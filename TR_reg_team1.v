==> flow/design.v <==
module TR_reg_team1 #(parameter size=16)
(
input [size-1:0]in_TR,
input clk ,
input LD ,
input INR,
input CLR_TR,
output reg [size-1:0]out_TR,
input CLR_GLOBAL
);
always @(posedge clk) begin
	if (CLR_TR | CLR_GLOBAL)  begin
		out_TR = {size{1'b0}};
	end
	else if (LD)  begin
		out_TR = in_TR ;
	end
	else if (INR) begin
		out_TR = in_TR + 1;
	end
end
endmodule
# ---- Tool chain data of TR_reg_team1
# Tool output for the design above, in the order of the flow.
# Lines are those of the file above, counted from 1.
# Operators carry their Yosys type and port widths (W data, S select, Z words).
# Cell names lack the library's common part.
# The mark -- stands for no value.
dict set report setup {
  top_module {TR_reg_team1}
  clk_port {clk}
  lib {sky130hd}
  lib_corner {tt_025C_1v80}
}

# ---- Word level
# Source: Yosys, flattened and elaborated, memories not mapped. Widths are those after wreduce. Registers that Yosys merges into a memory's read port (data or address) are not register bits. Print and check cells do not count. Equal cells are merged and count once.
dict set report word_totals {
  in_bits 21
  out_inout_bits 16
  wordCells 6
  reg_bits 16
}
dict set report op_classes {
  logic 1
  n_addsub 1
  n_mux 2
  n_reduce_logical 1
}
# op count
set op_table {}
lappend op_table {{$mux W16} 2}
lappend op_table {{$add A16 B1 Y16 const B} 1}
lappend op_table {{$reduce_bool A2 Y1} 1}
lappend op_table {{$or A1 B1 Y1} 1}

# ---- Logic depth
# Depth = most cells in a row (Yosys ltp): at word level without a register or memory, in the mapped netlist without a sequential cell, where the memories' decode and read muxes count.
dict set report logic_depth {
  word_depth 3
  abc_area 0
  mapped_depth 5
  mapped_depth_nobuf 5
}

# ---- Netlist
# Yosys stat after the flow's synthesis: flattened, memories mapped to cells. It holds for the ABC_AREA given above (unset counts as 0); a run with the other value may have another netlist.
# Totals and module areas in this step are rounded.
# type count type_area_um2
set types {}
lappend types {dfxtp_1 16 320.307}
lappend types {xnor2_1 12 105.101}
lappend types {a21oi_1 14 70.067}
lappend types {o21ai_0 13 65.062}
lappend types {nor4_2 5 62.56}
lappend types {nand4_4 2 42.541}
lappend types {nor2_1 8 30.029}
lappend types {nand4b_1 3 26.275}
lappend types {xor2_1 3 26.275}
lappend types {mux2i_1 2 20.019}
lappend types {nand3_1 3 15.014}
lappend types {nand4b_2 1 15.014}
lappend types {nor4b_2 1 15.014}
lappend types {ha_1 1 12.512}
lappend types {clkbuf_1 3 11.261}
lappend types {inv_1 3 11.261}
lappend types {buf_2 2 10.01}
lappend types {a211oi_1 1 7.507}
# Not listed: further types 8, cells in them 9.
dict set report mapped {
  buf_cells 5
  stdcells 102
  seq_area_um2 320
  ffs 16
  mapped_area_um2 917
}

# ---- Path before layout
# Path of least setup slack by OpenSTA after synthesis, without wires, with an ideal clock, recovery checks aside; 20% of the period is set as input and as output delay. Where synthesis merged equal registers, the netlist keeps one of their names.
dict set report synth_timing {
  path_kind {input port to flip-flop}
  start {input LD}
  end {register out_TR[13]}
  setup_time_ps 122
  required_time_ps 1058
  stages 5
  t_arrival_ps 1086
  path_buffers 1
  in_delay_ps 236
  path_delay_ps 972
  clock_period_ps 1180
  path_slack_ps -28
  launch_ps 236
  synth_period_reached_ps 1208
}
# "path_delay_ps" is the arrival time less input delay plus setup time.
# "stages": output pins that drive a net of the path, with the launching flip-flop's if there is one; two outputs of one cell count as two.
# "synth_period_reached_ps" is the clock period less the worst setup slack; recovery checks do not enter. This is arithmetic on one report: input and output delays are still those of the set period (20% each).
# Between the ends stands the longest chain of elaborated cells between them, by number of cells; it is not shown to be the way that was timed. Of several equally long chains one is given.
# A line is the first line of the expression or statement that the cell stems from. Yosys adds cells for indexed reads and writes and turns some case tables into memories.
# A register here has more assigning lines than the two given.
dict set report synth_between {
  path_cell_list {buf_2 > nand3b_1 > nor4_2 > xnor2_1 > a21oi_1}
  elab_chain_cells 1
  cells_between 2
  lines_between 1
  cone_classes {mux: 1; reduce/logical: 1}
}
# item line
set synth_rtl {}
lappend synth_rtl {{start: declaration} 5} ;# input LD ,
lappend synth_rtl {{$mux W16} 15} ;# else if (LD) begin
lappend synth_rtl {{end: assignment} 16} ;# out_TR = in_TR ;
lappend synth_rtl {{end: assignment} 19} ;# out_TR = in_TR + 1;
lappend synth_rtl {{end: declaration} 8} ;# output reg [size-1:0]out_TR,

# ---- Timing after layout
# From the final timing report of job 1: the path of least setup slack in the routed layout; clock arrival at registers is part of the times.
# The path's times are printed in steps of 10 ps; the period is the one set.
dict set report layout_timing {
  path_kind {flip-flop to output port}
  start {register out_TR[8]}
  end {output out_TR[8]}
  path_buffers 1
  t_arrival_ps 870
  clock_period_ps 1130
  required_time_ps 900
  stages 2
  output_delay_ps 230
  path_slack_ps 40
  launch_ps 250
}
# A register here has more assigning lines than the two given.
dict set report layout_between {
  path_cell_list {dfxtp_1 > dlygate4sd2_1}
  elab_chain_cells 0
  cells_between 0
  lines_between 0
}
# item line
set layout_rtl {}
lappend layout_rtl {{start: declaration} 8} ;# output reg [size-1:0]out_TR,
lappend layout_rtl {{start: assignment} 16} ;# out_TR = in_TR ;
lappend layout_rtl {{start: assignment} 19} ;# out_TR = in_TR + 1;
lappend layout_rtl {{end: declaration} 8}

Lab notebook: TR_reg_team1

2 stored runs of TR_reg_team1 in the flow (synthesis by Yosys, layout by OpenROAD, sky130hd cells), in arbitrary order. Constraints: input delay and output delay 20% of the set period each, output load 0.01 pF.
"period_reached_ps" = clock period - worst setup slack. The figure is calculated, with input and output delays left at 20% of the set period.
"worst_path_allowed_less_slack_ps" means the part of the period allowed to the worst setup path (the constraints hold back 20% at inputs and 20% at outputs) less its slack; where the path has registers, the arrival times of their clocks count too.
"totalPower_mw" is the tool's figure for a default switching activity; nothing was simulated.
"worst_path_allowed_less_slack_ps" is known to 10 ps.
Measured values are rounded.

# job 1
==> flow/run.sh <==
#!/bin/bash
# the make line also repeats the synthesis and layout settings of config.mk as NAME=value (left out here)
make -C /OpenROAD-flow-scripts/flow DESIGN_CONFIG=/design/flow/config.mk WORK_HOME=/design/flow/orfs CLKGATE_MAP_FILE= finish
==> flow/config.mk <==
export PLATFORM = sky130hd
export DESIGN_NAME = TR_reg_team1
export DESIGN_NICKNAME = TR_reg_team1
export VERILOG_FILES = /design/flow/design.v
export SDC_FILE = /design/flow/constraint.sdc
export NUM_CORES = 4
export LEC_CHECK = 0
export CAP_MARGIN = 20
export CELL_PAD_IN_SITES_GLOBAL_PLACEMENT = 0
export CORE_ASPECT_RATIO = 0.98
export CORE_MARGIN = 9
export CORE_UTILIZATION = 19
export CTS_CLUSTER_SIZE = 11
export GPL_ROUTABILITY_DRIVEN = 1
export MAX_ROUTING_LAYER = met5
export PLACE_DENSITY_LB_ADDON = 0.15
export SLEW_MARGIN = 20
==> flow/constraint.sdc <==
create_clock -name core_clock -period 1.13 [get_ports {clk}]
set_input_delay 0.2260 -clock core_clock [delete_from_list [all_inputs] [get_ports {clk}]]
set_output_delay 0.2260 -clock core_clock [all_outputs]
set_load 0.01 [all_outputs]

==> job 1: results <==
timing.hold.ws_ps=334
worst_path_allowed_less_slack_ps=870
worstPathKind="flip-flop to output port"
design_die_area_um2=7650
layout_utilization_pct=35.7
tns_ps=0
finalCellArea_um2=1630
timing.setup.ws_ps=37
synthesis_area_um2=917
period_reached_ps=1093
totalPower_mw=1.48

# job 2
==> flow/run.sh <==
#!/bin/bash
# the make line also repeats the synthesis and layout settings of config.mk as NAME=value (left out here)
make -C /OpenROAD-flow-scripts/flow DESIGN_CONFIG=/design/flow/config.mk WORK_HOME=/design/flow/orfs CLKGATE_MAP_FILE= finish
==> flow/config.mk <==
export PLATFORM = sky130hd
export DESIGN_NAME = TR_reg_team1
export DESIGN_NICKNAME = TR_reg_team1
export VERILOG_FILES = /design/flow/design.v
export SDC_FILE = /design/flow/constraint.sdc
export NUM_CORES = 4
export LEC_CHECK = 0
export ABC_AREA = 0
export CAP_MARGIN = 20
export CORE_MARGIN = 7
export CORE_UTILIZATION = 36
export CTS_CLUSTER_DIAMETER = 59
export GPL_ROUTABILITY_DRIVEN = 0
export MAX_ROUTING_LAYER = met5
export SETUP_SLACK_MARGIN = -0.11
export SLEW_MARGIN = 20
==> flow/constraint.sdc <==
create_clock -name core_clock -period 1.25 [get_ports {clk}]
set_input_delay 0.2500 -clock core_clock [delete_from_list [all_inputs] [get_ports {clk}]]
set_output_delay 0.2500 -clock core_clock [all_outputs]
set_load 0.01 [all_outputs]

==> job 2: results <==
totalPower_mw=1.21
finalCellArea_um2=1590
timing.hold.ws_ps=461
design_die_area_um2=4160
worst_path_allowed_less_slack_ps=1040
worstPathKind="input port to flip-flop"
synthesis_area_um2=917
timing.setup.ws_ps=-43
layout_utilization_pct=65.4
period_reached_ps=1293
tns_ps=-63
