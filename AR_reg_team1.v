==> flow/design.v <==
module AR_reg_team1 #(parameter size = 16) 
(
output reg [11:0]out_AR,
input [11:0]in_AR,
input clk,
input LD ,
input INR,
input RST_AR,
input CLR_GLOBAL
);
reg [11:0] AR ;
always @(posedge clk) begin
	if (LD)  begin
		AR = in_AR [11:0];
	end
	else if (RST_AR | CLR_GLOBAL)  begin
		AR = 12'b0;
	end
	if (INR) begin
                AR = AR + 1;
	end
end
assign out_AR = AR ;
endmodule
module ARC (
    input I,
    input R,
    input clk,          
    input [15:0] T,
    input [7:0] D,
    output reg LD,      
    output reg CLR,     
    output reg INR      
);
       assign CLR = R & T[0];                   
       assign INR = D[5] & T[4];                
       assign LD = (~D[7] & I & T[3]) | (T[2] & ~R) | (~R & T[0]);  
endmodule
# From RTL to reports: AR_reg_team1
# Tool output for the design above, in the order of the flow.
# Lines are those of the file above, counted from 1.
# Operators carry their Yosys type and port widths (W data, S select, Z words).
# Cell names lack the library's common part.
# Not given: -
[inputs] top_module="AR_reg_team1" clock_port="clk" lib="sky130hd" lib_corner="tt_025C_1v80"

# Elaborated design
# Source: Yosys, flattened and elaborated, memories not mapped. Widths are those after wreduce; folded enables and synchronous resets count as part of the registers. Registers that Yosys merges into a memory's read port (data or address) are not register bits. Print and check cells do not count. Equal cells are merged and count once.
[bits] in_bits=17 regBits=12 output_inout_bits=12
[classes] n_mux=3 add_sub_neg=1 n_logic=1
[op_table] operator="$mux W12" count=3
[op_table] operator="$add A12 B1 Y12 const B" count=1
[op_table] operator="$or A1 B1 Y1" count=1

# Logic depth
# Yosys ltp: most cells in a row. Word level: on the elaborated netlist, between registers, memories and ports. Mapped: between sequential cells and ports; inverters and the memories' decode and read muxes count.
[depth] word_depth=5 ABC_AREA=1 ltp_mapped=11 depth_no_buf=11

# Netlist
# Yosys stat after the flow's synthesis: flattened, memories mapped to cells. It holds for the ABC_AREA given above (unset counts as 0); a run with the other value may have another netlist.
[mapped] flip_flops=12 stdcells=118 yosys_area_mm2=0.0008546
[types] cell_type="dfxtp_1" count=12 type_area_um2=240.23
[types] cell_type="nand2_1" count=36 type_area_um2=135.13
[types] cell_type="nand2_2" count=11 type_area_um2=68.816
[types] cell_type="inv_1" count=15 type_area_um2=56.304
[types] cell_type="nand2_4" count=4 type_area_um2=45.043
[types] cell_type="xor2_1" count=5 type_area_um2=43.792
[types] cell_type="nand3_1" count=8 type_area_um2=40.038
[types] cell_type="nand3_2" count=4 type_area_um2=40.038
[types] cell_type="buf_6" count=3 type_area_um2=33.782
[types] cell_type="nor2_4" count=3 type_area_um2=33.782
[types] cell_type="nor2_1" count=6 type_area_um2=22.522
[types] cell_type="nor2_8" count=1 type_area_um2=20.019
[types] cell_type="nand4_1" count=3 type_area_um2=18.768
[types] cell_type="ha_1" count=1 type_area_um2=12.512
[types] cell_type="nor2_2" count=2 type_area_um2=12.512
[types] cell_type="mux2_2" count=1 type_area_um2=11.261
[types] cell_type="xnor2_1" count=1 type_area_um2=8.758
[types] cell_type="inv_4" count=1 type_area_um2=6.256
[types] cell_type="o21ai_1" count=1 type_area_um2=5.005

# Worst setup path after synthesis
# Source: OpenSTA report_checks on the synthesized netlist (no wires, ideal clock, input and output delay 20% of the period each), path of least setup slack; recovery checks are left aside. Register names are those of the netlist, which keeps one name where synthesis merged equal registers.
[synth_timing] path_type="input port to flip-flop" from="input port CLR_GLOBAL" to="register AR[10]" tclk_ns=3.12 setup_ns=0.109 launch_ns=0.624 path_delay_ns=1.125 driving_pins=10 path_buffers=1 setup_slack_ns=1.371 arrival_ns=1.640 synth_period_reached_ns=1.749
# "path_delay_ns" = arrival - input delay + setup time.
# "driving_pins": output pins that drive a net of the path, with the launching flip-flop's if there is one; two outputs of one cell count as two.
# "synth_period_reached_ns" = period - worst setup slack (recovery checks aside). The figure is calculated, with input and output delays left at 20% of the set period.
# Between the ends stands the longest chain of elaborated cells between them, by number of cells; it is not shown to be the way that was timed. Of several equally long chains one is given.
# A line is the first line of the expression or statement that the cell stems from. Yosys adds cells for indexed reads and writes and turns some case tables into memories.
# At most two assigning lines are given for a register; there are more.
[synth_between] path_cell_list="nor2_4 buf_6 nand2_2 nand2_4 ha_1 nand3_1 nor2_4 nand3_1 nand2_1 inv_1" elab_chain_len=5
[synth_lines] item="start: declaration" line_no=9 source="input CLR_GLOBAL"
[synth_lines] item="$or A1 B1 Y1" line_no=16 source="else if (RST_AR | CLR_GLOBAL) begin"
[synth_lines] item="$mux W12" line_no=16
[synth_lines] item="$mux W12" line_no=13 source="if (LD) begin"
[synth_lines] item="$add A12 B1 Y12" line_no=20 source="AR = AR + 1;"
[synth_lines] item="$mux W12" line_no=19 source="if (INR) begin"
[synth_lines] item="end: assignment" line_no=14 source="AR = in_AR [11:0];"
[synth_lines] item="end: assignment" line_no=20
[synth_lines] item="end: declaration" line_no=11 source="reg [11:0] AR ;"

# Worst path after layout
# From the final timing report of flow run 1: the path of least setup slack in the routed layout; clock arrival at registers is part of the times.
[layout_timing] path_type="input port to flip-flop" from="input port LD" to="register AR[6]" tclk_ns=2.03 driving_pins=8 launch_ns=0.41 setup_slack_ns=0.16 path_buffers=1 setup_ns=0.09 arrival_ns=2.06
# Between the ends stands the longest chain of elaborated cells between them, by number of cells; it is not shown to be the way that was timed. Of several equally long chains one is given.
# At most two assigning lines are given for a register; there are more.
[layout_between] path_cell_list="clkdlybuf4s50_1 nor2_1 nand2_1 nand2_2 ha_1 nand3_1 nor2_4 xor2_1" elab_chain_len=3
[layout_lines] item="start: declaration" line_no=6 source="input LD ,"
[layout_lines] item="$mux W12" line_no=13 source="if (LD) begin"
[layout_lines] item="$add A12 B1 Y12" line_no=20 source="AR = AR + 1;"
[layout_lines] item="$mux W12" line_no=19 source="if (INR) begin"
[layout_lines] item="end: assignment" line_no=14 source="AR = in_AR [11:0];"
[layout_lines] item="end: assignment" line_no=20
[layout_lines] item="end: declaration" line_no=11 source="reg [11:0] AR ;"

Module AR_reg_team1, platform sky130hd: 2 stored runs of the flow (Yosys, OpenROAD) with differing settings, in no particular order. Input and output delays are each 20% of the period that was set; the output load is 0.01 pF.
"power" is the tool's figure for a default switching activity; nothing was simulated.
[flow run 1] settings: period_ns=2.03, CORE_UTILIZATION=27, PLACE_DENSITY=0.64, CELL_PAD_IN_SITES_DETAIL_PLACEMENT=2, ABC_AREA=1, CTS_CLUSTER_SIZE=92, MAX_ROUTING_LAYER=met4, CAP_MARGIN=20, CORE_MARGIN=2, SLEW_MARGIN=20
[flow run 1] result: chip area after synthesis (Yosys) 0.0008546 mm^2, die area 0.0036313 mm^2, utilization 40.8%, worst setup slack after layout 0.156 ns, total negative slack 0.000 ns, worst hold slack 0.647 ns, power 659 µW
[flow run 2] settings: period_ns=3.08, CORE_UTILIZATION=56, PLACE_DENSITY_LB_ADDON=0.26, CELL_PAD_IN_SITES_GLOBAL_PLACEMENT=3, ABC_AREA=1, GPL_TIMING_DRIVEN=1, CTS_CLUSTER_SIZE=90, MIN_ROUTING_LAYER=met2, CAP_MARGIN=20, CORE_MARGIN=2, SLEW_MARGIN=20
[flow run 2] result: did not finish, placement stopped with FLW-0024
